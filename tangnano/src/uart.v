==> flow/design.v <==
module UartTN # (
	parameter		    TICK_US = 40		
) (
	input	reg			nreset,
	input	reg			clk,
	input	reg			uart_rx,
	output	reg			uart_tx,
	input	wire		memory_empty,		
	output	reg			store_memory_s,
	input	reg[23:0]	stored_data
);
	function bit getEvenParity(input bit[7:0] dt);
		getEvenParity = (1'( 4'(dt[7]+dt[6]+dt[5]+dt[4]+dt[3]+dt[2]+dt[1]+dt[0]) & 4'b0001));
	endfunction
    shortint unsigned tx_clk_cnt;
	reg[23:0]	send_data;
	reg[7:0]	byte_data[3];
	reg			even_parity[3];
	reg[4:0]	send_bit_index;
	always_comb begin
		byte_data[0][7:0] <= send_data[23:16];
		byte_data[1][7:0] <= send_data[15:8];
		byte_data[2][7:0] <= send_data[7:0];
		even_parity[0] <= getEvenParity(send_data[23:16]);
		even_parity[1] <= getEvenParity(send_data[15:8]);
		even_parity[2] <= getEvenParity(send_data[7:0]);
	end
	enum bit[3:0] { 
		UART_TX_INIT,			 
		UART_TX_IDLE,			 
		UART_TX_STORE_MEM_1,	 
		UART_TX_STORE_MEM_2,	 
		UART_TX_STARTBIT,		 
		UART_TX_DATA_1,			 
		UART_TX_DATA_2,			 
		UART_TX_PARITYBIT,		 
		UART_TX_STOP,			 
		UART_TX_BYTEEND			 
	} send_tx_phase;
	always_ff @ (negedge nreset, posedge clk) begin
		if( !nreset ) begin	
			tx_clk_cnt <= 16'd0;
			send_tx_phase <= UART_TX_INIT;
		end
		else begin
			case(send_tx_phase)
				UART_TX_INIT: begin
					if( tx_clk_cnt == TICK_US*10  ) begin
						tx_clk_cnt <= 16'd0;
						send_tx_phase <= UART_TX_IDLE;
					end else begin
						tx_clk_cnt <= tx_clk_cnt + 16'd1;
						uart_tx <= 1'b1;	 
					end
				end
				UART_TX_IDLE: begin
					if( memory_empty ) begin
						uart_tx <= 1'b1;	 
					end else begin
						send_tx_phase <= UART_TX_STORE_MEM_1;
					end
				end
				UART_TX_STORE_MEM_1: begin
					store_memory_s <= 1'b1;
					send_tx_phase <= UART_TX_STORE_MEM_2;
				end
				UART_TX_STORE_MEM_2: begin
					store_memory_s <= 1'b0;
					send_data <= stored_data;
					send_bit_index <= 5'd0;
					tx_clk_cnt <= 16'd0;
					send_tx_phase <= UART_TX_STARTBIT;
				end
				UART_TX_STARTBIT: begin
					if( tx_clk_cnt == TICK_US*1  ) begin
						tx_clk_cnt <= 16'd0;
						send_tx_phase <= UART_TX_DATA_1;
					end else begin
						tx_clk_cnt <= tx_clk_cnt + 16'd1;
						uart_tx <= 1'b0;	 
					end
				end
				UART_TX_DATA_1: begin
					if( tx_clk_cnt == TICK_US*1  ) begin
						tx_clk_cnt <= 16'd0; 
						send_tx_phase <= UART_TX_DATA_2;
					end else begin
						tx_clk_cnt <= tx_clk_cnt + 16'd1;
						uart_tx <= byte_data[send_bit_index[4:3]][send_bit_index[2:0]];
					end
				end
				UART_TX_DATA_2: begin
					if( send_bit_index[2:0] == 3'b111 ) begin
						send_tx_phase <= UART_TX_STOP;
					end else begin
						send_bit_index <= send_bit_index + 5'd1;
						send_tx_phase <= UART_TX_DATA_1;
					end
				end
				UART_TX_PARITYBIT: begin
					if( tx_clk_cnt == TICK_US*1  ) begin
						tx_clk_cnt <= 16'd0;
						send_tx_phase <= UART_TX_STOP;
					end else begin
						uart_tx <= even_parity[send_bit_index[4:3]];
						tx_clk_cnt <= tx_clk_cnt + 16'd1;
					end
				end
				UART_TX_STOP: begin
					if( tx_clk_cnt == TICK_US*1  ) begin
						tx_clk_cnt <= 16'd0;
						send_bit_index <= send_bit_index + 5'd1;
						send_tx_phase <= UART_TX_BYTEEND;
					end else begin
						tx_clk_cnt <= tx_clk_cnt + 16'd1;
						uart_tx <= 1'b1;	 
					end
				end
				UART_TX_BYTEEND: begin
					if( send_bit_index[4:3] == 2'd3 ) begin
						send_tx_phase <= UART_TX_IDLE;
					end else begin
						send_tx_phase <= UART_TX_STARTBIT;
					end
				end
			endcase
		end
	end
endmodule
Reports on UartTN
What the tools print for UartTN, step after step. Line numbers count from 1 in the design file above. Operators: Yosys type, input widths -> output width; for muxes data width and select width s. Library cell names are shortened. The mark -- stands for no value.

Top: UartTN. Clock port: clk. Cell library: sky130hd. Corner: tt_025C_1v80.

Word-level counts
Yosys after proc, flatten, opt, wreduce and memory -nomap, before mapping. Print and check cells are not counted. Equal cells are merged and count once.

The entry for register bits reads 51.

For add/sub/neg operators the number is 23. The figure for equal/unequal tests is 28. The figure for shift-type cells is 1. Mux-type cells: 27. The figure for reductions and logical operators is 13.

Operators with widths (number): $pmux 16 s3 (1); $pmux 4 s10 (1); $mux 16 (2); $mux 4 (7); $ne 2x2->1 const B (13); $pmux 8 s3 (1); $add 1x1->1 (21); $add 16x1->16 const B (1); $eq 16x6->1 const B (1); $eq 16x9->1 const B (1); $eq 4x3->1 const B (4); $mux 8 (2); $pmux 5 s3 (1); $reduce_bool 6->1 (2); $reduce_bool 10->1 (1); $mux 5 (2); $eq 4x2->1 const B (2); $eq 4x4->1 const B (2); $shiftx 8x3->1 (1); $reduce_and 8->1 (1); $reduce_and 7->1 (1); $pmux 1 s6 (1); $mux 1 (6); $add 5x1->5 const B (1); $eq 2x2->1 const B (2); $reduce_and 2->1 (2); $eq 4x1->1 const B (1); $logic_not 4->1 (1).

Not listed: further kinds 10, cells in them 10.

Depth
Depth = most cells in a row (Yosys ltp): at word level without a register or memory, in the mapped netlist without a sequential cell, where the memories' decode and read muxes count.

The figure for depth after elaboration is 10. The figure for ABC_AREA is 0. Mapped depth: 8. The entry for depth with buffers taken out reads 6.

Synthesis result
The flow's flattened synthesis, as Yosys stat reports it; memories are mapped. The netlist is that of the ABC_AREA named above (0 if unset); the other value can give another one. Totals and module areas in this step are rounded.

For standard cells after synthesis the number is 226. Under cell area after synthesis stands 0.0027 sq mm. For flip-flop cells the number is 56. The entry for buffer cells reads 11.

Cells by type: edfxtp_1 (number 31, area in all 930.893 sq um); dfrtp_1 (number 24, area in all 600.576 sq um); ha_1 (number 8, area in all 100.096 sq um); xor2_1 (number 9, area in all 78.826 sq um); a21oi_1 (number 12, area in all 60.058 sq um); a22oi_1 (number 8, area in all 60.058 sq um); nand3_1 (number 9, area in all 45.043 sq um); o21ai_0 (number 9, area in all 45.043 sq um); nor2_1 (number 11, area in all 41.29 sq um); o211ai_1 (number 5, area in all 37.536 sq um); o2111ai_1 (number 4, area in all 35.034 sq um); nand2_1 (number 9, area in all 33.782 sq um); and2_1 (number 5, area in all 31.28 sq um); inv_1 (number 8, area in all 30.029 sq um); a221oi_1 (number 3, area in all 26.275 sq um); and4_1 (number 3, area in all 26.275 sq um); dfstp_2 (number 1, area in all 26.275 sq um); a22oi_2 (number 2, area in all 25.024 sq um).

Other cell types: 35; their cells: 65.

Worst setup path after synthesis
Source: OpenSTA report_checks on the synthesized netlist (no wires, ideal clock, input and output delay 20% of the period each), path of least setup slack; recovery checks are left aside. Register names are those of the netlist, which keeps one name where synthesis merged equal registers.

Path kind: register to register. Start point: register tx_clk_cnt[0]. End point: register send_bit_index[0]. The figure for clock period is 2.61 ns. The entry for launch time at the first pin reads 0.000 ns. Arrival: 1.763 ns. Under required time stands 2.232 ns. The entry for setup slack reads 0.470 ns. The entry for path delay reads 2.141 ns. The figure for driving pins on the path is 7. Synthesis period reached: 2.14 ns.

"path delay" = arrival - input delay + setup time. "driving pins on the path": output pins that drive a net of the path, with the launching flip-flop's if there is one; two outputs of one cell count as two. "synthesis period reached" = period - worst setup slack (recovery checks aside). The figure is calculated, with input and output delays left at 20% of the set period. Between the ends stands the longest chain of elaborated cells between them, by number of cells; it is not shown to be the way that was timed. Of several equally long chains one is given. A line is the first line of the expression or statement that the cell stems from. Yosys adds cells for indexed reads and writes and turns some case tables into memories. A register here has more assigning lines than the two given. The path ends at the enable pin of a flip-flop; only ways to that pin are counted.

Path through: dfrtp_1 inv_1 ha_1 nor4b_2 and3_1 nand2_1 a221oi_1. For cells in the longest elaborated chain the number is 3. The entry for elaborated cells between the ends (all ways) reads 3. Those cells by class: eq/ne: 2; reduce/logical: 1.

Ends and longest elaborated chain, after synthesis: start: declaration (line 15) `shortint unsigned tx_clk_cnt;`; start: assignment (line 52) `tx_clk_cnt <= tx_clk_cnt + 16'd1;`; start: assignment (line 79) `tx_clk_cnt <= tx_clk_cnt + 16'd1;`; $eq 16x6->1 (line 110) `if( tx_clk_cnt == TICK_US*1 ) begin`; $ne 2x2->1; $reduce_and 4->1; end: assignment (line 96) `send_bit_index <= send_bit_index + 5'd1;`; end: assignment (line 112) `send_bit_index <= send_bit_index + 5'd1;`; end: declaration (line 19) `reg[4:0] send_bit_index;`.

Path in the finished layout
Path of least setup slack in the final report of flow run 1 (OpenROAD, finished layout, wires in). Where an end is a register, its clock arrival counts in the times.

Path kind: register to register. Start point: register tx_clk_cnt[0]. End point: register uart_tx. The figure for clock period is 1.98 ns. The entry for launch time at the first pin reads 0.32 ns. Arrival: 1.91 ns. Under required time stands 1.99 ns. The entry for setup slack reads 0.08 ns. The figure for driving pins on the path is 8.

Between the ends stands the longest chain of elaborated cells between them, by number of cells; it is not shown to be the way that was timed. Of several equally long chains one is given. A register here has more assigning lines than the two given. The path ends at the enable pin of a flip-flop; only ways to that pin are counted.

Path through: dfrtp_1 inv_1 ha_1 nor4b_4 and3_4 buf_4 a21o_1 a211oi_1. For cells in the longest elaborated chain the number is 3. The entry for elaborated cells between the ends (all ways) reads 8. Those cells by class: eq/ne: 7; reduce/logical: 1.

Ends and longest elaborated chain, post-layout: start: declaration (line 15) `shortint unsigned tx_clk_cnt;`; start: assignment (line 52) `tx_clk_cnt <= tx_clk_cnt + 16'd1;`; start: assignment (line 79) `tx_clk_cnt <= tx_clk_cnt + 16'd1;`; $eq 16x6->1 (line 110) `if( tx_clk_cnt == TICK_US*1 ) begin`; $ne 2x2->1; $reduce_and 8->1; end: assignment (line 89) `uart_tx <= byte_data[send_bit_index[4:3]][send_bit_index[2:0]];`; end: assignment (line 105) `uart_tx <= even_parity[send_bit_index[4:3]];`; end: declaration (line 7) `output reg uart_tx,`.

==> runs of UartTN <==
2 stored runs of UartTN in the flow (synthesis by Yosys, layout by OpenROAD, sky130hd cells), in arbitrary order. Constraints: input delay and output delay 20% of the set period each, output load 0.01 pF. "achieved period" = clock period - worst setup slack. The figure is calculated, with input and output delays left at 20% of the set period. "time on the worst setup path" is the time allowed to the run's worst setup path (the clock period less input and output delay, where it has them) less its slack. Clock arrival times count: a late capture clock shortens it, a late launch clock lengthens it. "total power of the final layout" is the tool's figure for a default switching activity; nothing was simulated. Measured values are rounded.

Files of flow run 1:
==> flow/run.sh <==
#!/bin/bash
# the make line also repeats the synthesis and layout settings of config.mk as NAME=value (left out here)
make -C /OpenROAD-flow-scripts/flow DESIGN_CONFIG=/design/flow/config.mk WORK_HOME=/design/flow/orfs CLKGATE_MAP_FILE= finish
==> flow/config.mk <==
export PLATFORM = sky130hd
export DESIGN_NAME = UartTN
export DESIGN_NICKNAME = UartTN
export VERILOG_FILES = /design/flow/design.v
export SDC_FILE = /design/flow/constraint.sdc
export NUM_CORES = 4
export LEC_CHECK = 0
export CAP_MARGIN = 10
export CELL_PAD_IN_SITES_GLOBAL_PLACEMENT = 1
export CORE_ASPECT_RATIO = 1.52
export CORE_MARGIN = 2
export CORE_UTILIZATION = 39
export CTS_CLUSTER_SIZE = 16
export GPL_ROUTABILITY_DRIVEN = 1
export MAX_ROUTING_LAYER = met4
export MIN_ROUTING_LAYER = met2
export PLACE_DENSITY_LB_ADDON = 0.2
export SLEW_MARGIN = 25
export TNS_END_PERCENT = 70
==> flow/constraint.sdc <==
create_clock -name core_clock -period 1.98 [get_ports {clk}]
set_input_delay 0.3960 -clock core_clock [delete_from_list [all_inputs] [get_ports {clk}]]
set_output_delay 0.3960 -clock core_clock [all_outputs]
set_load 0.01 [all_outputs]

Results of flow run 1. The worst hold slack reads 0.39 ns. The worst setup slack after layout comes to 0.075 ns. The achieved period comes to 1.905 ns. The standard-cell area of the final layout stands at 0.0034 sq mm. The time on the worst setup path is 1.90 ns. Worst path kind: register to register. For the setup total negative slack the run shows 0.000 ns. The total power of the final layout is 2.4 mW. The die area comes to 0.0077 sq mm. The chip area in the Yosys report is 0.0027 sq mm. The measured utilization after routing is 51%.

Files of flow run 2:
==> flow/run.sh <==
#!/bin/bash
# the make line also repeats the synthesis and layout settings of config.mk as NAME=value (left out here)
make -C /OpenROAD-flow-scripts/flow DESIGN_CONFIG=/design/flow/config.mk WORK_HOME=/design/flow/orfs CLKGATE_MAP_FILE= finish
==> flow/config.mk <==
export PLATFORM = sky130hd
export DESIGN_NAME = UartTN
export DESIGN_NICKNAME = UartTN
export VERILOG_FILES = /design/flow/design.v
export SDC_FILE = /design/flow/constraint.sdc
export NUM_CORES = 4
export LEC_CHECK = 0
export CAP_MARGIN = 35
export CORE_ASPECT_RATIO = 0.74
export CORE_MARGIN = 3
export CORE_UTILIZATION = 53
export CTS_CLUSTER_DIAMETER = 269
export MAX_ROUTING_LAYER = met4
export PLACE_DENSITY_LB_ADDON = 0.07
export SLEW_MARGIN = 20
==> flow/constraint.sdc <==
create_clock -name core_clock -period 1.5 [get_ports {clk}]
set_input_delay 0.3000 -clock core_clock [delete_from_list [all_inputs] [get_ports {clk}]]
set_output_delay 0.3000 -clock core_clock [all_outputs]
set_load 0.01 [all_outputs]

Results of flow run 2. The worst hold slack reads 0.39 ns. The worst setup slack after layout comes to -0.30 ns. The achieved period comes to 1.801 ns. The standard-cell area of the final layout stands at 0.004 sq mm. The time on the worst setup path is 1.80 ns. Worst path kind: register to register. For the setup total negative slack the run shows -6.1 ns. The total power of the final layout is 3.4 mW. The die area comes to 0.0061 sq mm. The chip area in the Yosys report is 0.0027 sq mm. The measured utilization after routing is 84%.
